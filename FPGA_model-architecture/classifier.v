==> flow/design.v <==
`timescale 1ns/10ps
module classfier ( rst, enable, data1, data2, category ) ;
	input rst, enable ;
	input signed [31:0] data1, data2 ;
	output reg category ;
	always@( posedge enable or posedge rst ) begin
		if ( rst )
			category <= 1'bz ;
		else
		begin
			if ( data1 > data2 )
				category <= 1'b0 ;
			else
				category <= 1'b1 ;
		end
	end
endmodule
* Step by step through the tools: classfier
Tool output for the design above, in the order of the flow.
Lines are those of the file above, counted from 1.
Cell names lack the library's common part.
A cell with n/a has no value.
- Design top :: classfier
- Clock port :: enable
- Standard-cell library :: sky130hd
- Corner :: tt_025C_1v80

* After elaboration
Source: Yosys, flattened and elaborated, memories not mapped. Widths are those after wreduce; folded enables and synchronous resets count as part of the registers. Registers that Yosys merges into a memory's read port (data or address) are not register bits. Print and check cells do not count. Equal cells are merged and count once.
- Flip-flop bits (word level) :: 1
- Output and inout bits :: 1
- Word-level cells :: 3
- Order comparisons :: 1
- Multiplexer cells :: 1
** Operators with widths (number)
- 32-bit greater-than comparator :: 1
- 1-bit two-way mux :: 1

* Logic depth
Longest topological path by Yosys (ltp), each cell counted once; first at word level (registers and memories cut), then after technology mapping (sequential cells cut; the memories' decode and read muxes count).
- Word-level depth :: 2
- ABC_AREA :: 0
- Depth in mapped cells :: 8

* Mapped cells and area
Source: synth_stat.txt of the flow (Yosys; design flattened, memories mapped). It holds for the ABC_AREA given above (unset counts as 0); a run with the other value may have another netlist.
The area totals of this step are shown rounded.
- Mapped cells :: 120
- Chip area (Yosys) :: 851 um2
- Flip-flop cells :: 1
- Buffer cells :: 0
** Cell types
- ha_1 :: number 32, total area 400.384 um2
- inv_1 :: number 35, total area 131.376 um2
- a21oi_1 :: number 14, total area 70.067 um2
- nand2_1 :: number 10, total area 37.536 um2
- nand4_1 :: number 6, total area 37.536 um2
- dfrtp_1 :: number 1, total area 25.024 um2
- o21ai_0 :: number 5, total area 25.024 um2
- a21o_1 :: number 3, total area 22.522 um2
- a21oi_2 :: number 2, total area 17.517 um2
- nand3_1 :: number 3, total area 15.014 um2
- nor4_2 :: number 1, total area 12.512 um2
- mux2_1 :: number 1, total area 11.261 um2
- a221o_1 :: number 1, total area 10.01 um2
- a211o_1 :: number 1, total area 8.758 um2
- nor2_1 :: number 2, total area 7.507 um2
- o211ai_1 :: number 1, total area 7.507 um2
- nor4_1 :: number 1, total area 6.256 um2
- nor3_1 :: number 1, total area 5.005 um2

* Path before layout
OpenSTA on the mapped netlist: ideal clock, no wires. The path of least setup slack (recovery checks aside). Input and output delay are each 20% of the period. Register names are those of the netlist, which keeps one name where synthesis merged equal registers.
- Kind :: input-to-reg
- Start :: input port data2[14]
- End :: register category
- Clock period :: 2.36 ns
- External input delay :: 0.472 ns
- Setup time :: 0.127 ns
- Data arrival time :: 1.960 ns
- Required time :: 2.233 ns
- Setup slack :: 0.273 ns
- Path delay :: 1.615 ns
- Stages :: 8
- Buffers on the path :: 0
- Synthesis period reached :: 2.087 ns
"path delay" = arrival - input delay + setup time.
"stages" counts driving pins, that of a launching flip-flop among them; a cell with two outputs on the path counts twice.
"synthesis period reached" = period - worst setup slack (recovery checks aside). The figure is calculated, with input and output delays left at 20% of the set period.
The rows between start and end are the longest chain of elaborated cells between them; the timing report does not say that the signal goes this way. Where chains are equally long, one stands for them.
Each line given opens the expression or statement behind the cell; cells for indexed reads and writes are added by Yosys, which also makes memories of some case tables.
A register here has more assigning lines than the two given.
- Path through :: inv_1 ha_1 a21oi_2 nand2_1 a221o_1 a211o_1 a21oi_2 mux2_1
- Cells in the longest elaborated chain :: 2
- Elaborated cells between the ends (all ways) :: 2
- RTL lines with such cells :: 1
- Classes of those cells :: compare: 1; mux: 1
** RTL lines, path after synthesis
- from (decl) :: line 4 : input signed [31:0] data1, data2 ;
- 32-bit greater-than comparator :: line 11 : if ( data1 > data2 )
- 1-bit two-way mux :: line 11
- to (assign) :: line 8 : category <= 1'bz ;
- to (assign) :: line 12 : category <= 1'b0 ;
- to (decl) :: line 5 : output reg category ;

Lab notebook: classfier

Below are 2 stored runs of the flow (Yosys, OpenROAD; platform sky130hd) on classfier, each with its settings, unordered. Constraints: input delay and output delay 20% of the set period each, output load 0.01 pF.

* Run 1
** Files
==> flow/run.sh <==
#!/bin/bash
# the make line also repeats the synthesis and layout settings of config.mk as NAME=value (left out here)
make -C /OpenROAD-flow-scripts/flow DESIGN_CONFIG=/design/flow/config.mk WORK_HOME=/design/flow/orfs CLKGATE_MAP_FILE= finish
==> flow/config.mk <==
export PLATFORM = sky130hd
export DESIGN_NAME = classfier
export DESIGN_NICKNAME = classfier
export VERILOG_FILES = /design/flow/design.v
export SDC_FILE = /design/flow/constraint.sdc
export NUM_CORES = 4
export LEC_CHECK = 0
export CAP_MARGIN = 20
export CELL_PAD_IN_SITES_GLOBAL_PLACEMENT = 0
export CORE_ASPECT_RATIO = 0.9
export CORE_MARGIN = 2
export CORE_UTILIZATION = 54
export CTS_CLUSTER_DIAMETER = 76
export MIN_ROUTING_LAYER = met2
export PLACE_DENSITY_LB_ADDON = 0.07
export SETUP_SLACK_MARGIN = 0.25
export SLEW_MARGIN = 20
export TNS_END_PERCENT = 60
==> flow/constraint.sdc <==
create_clock -name core_clock -period 3.09 [get_ports {enable}]
set_input_delay 0.6180 -clock core_clock [delete_from_list [all_inputs] [get_ports {enable}]]
set_output_delay 0.6180 -clock core_clock [all_outputs]
set_load 0.01 [all_outputs]
** Results
Did not finish, placement stopped with FLW-0024.

* Run 2
** Files
==> flow/run.sh <==
#!/bin/bash
# the make line also repeats the synthesis and layout settings of config.mk as NAME=value (left out here)
make -C /OpenROAD-flow-scripts/flow DESIGN_CONFIG=/design/flow/config.mk WORK_HOME=/design/flow/orfs CLKGATE_MAP_FILE= finish
==> flow/config.mk <==
export PLATFORM = sky130hd
export DESIGN_NAME = classfier
export DESIGN_NICKNAME = classfier
export VERILOG_FILES = /design/flow/design.v
export SDC_FILE = /design/flow/constraint.sdc
export NUM_CORES = 4
export LEC_CHECK = 0
export ABC_AREA = 1
export CAP_MARGIN = 20
export CELL_PAD_IN_SITES_DETAIL_PLACEMENT = 1
export CORE_MARGIN = 2
export CORE_UTILIZATION = 57
export PLACE_DENSITY = 0.91
export SETUP_SLACK_MARGIN = 0.27
export SLEW_MARGIN = 20
export TNS_END_PERCENT = 35
==> flow/constraint.sdc <==
create_clock -name core_clock -period 2.32 [get_ports {enable}]
set_input_delay 0.4640 -clock core_clock [delete_from_list [all_inputs] [get_ports {enable}]]
set_output_delay 0.4640 -clock core_clock [all_outputs]
set_load 0.01 [all_outputs]
** Results
Did not finish, placement stopped with GPL-0301.
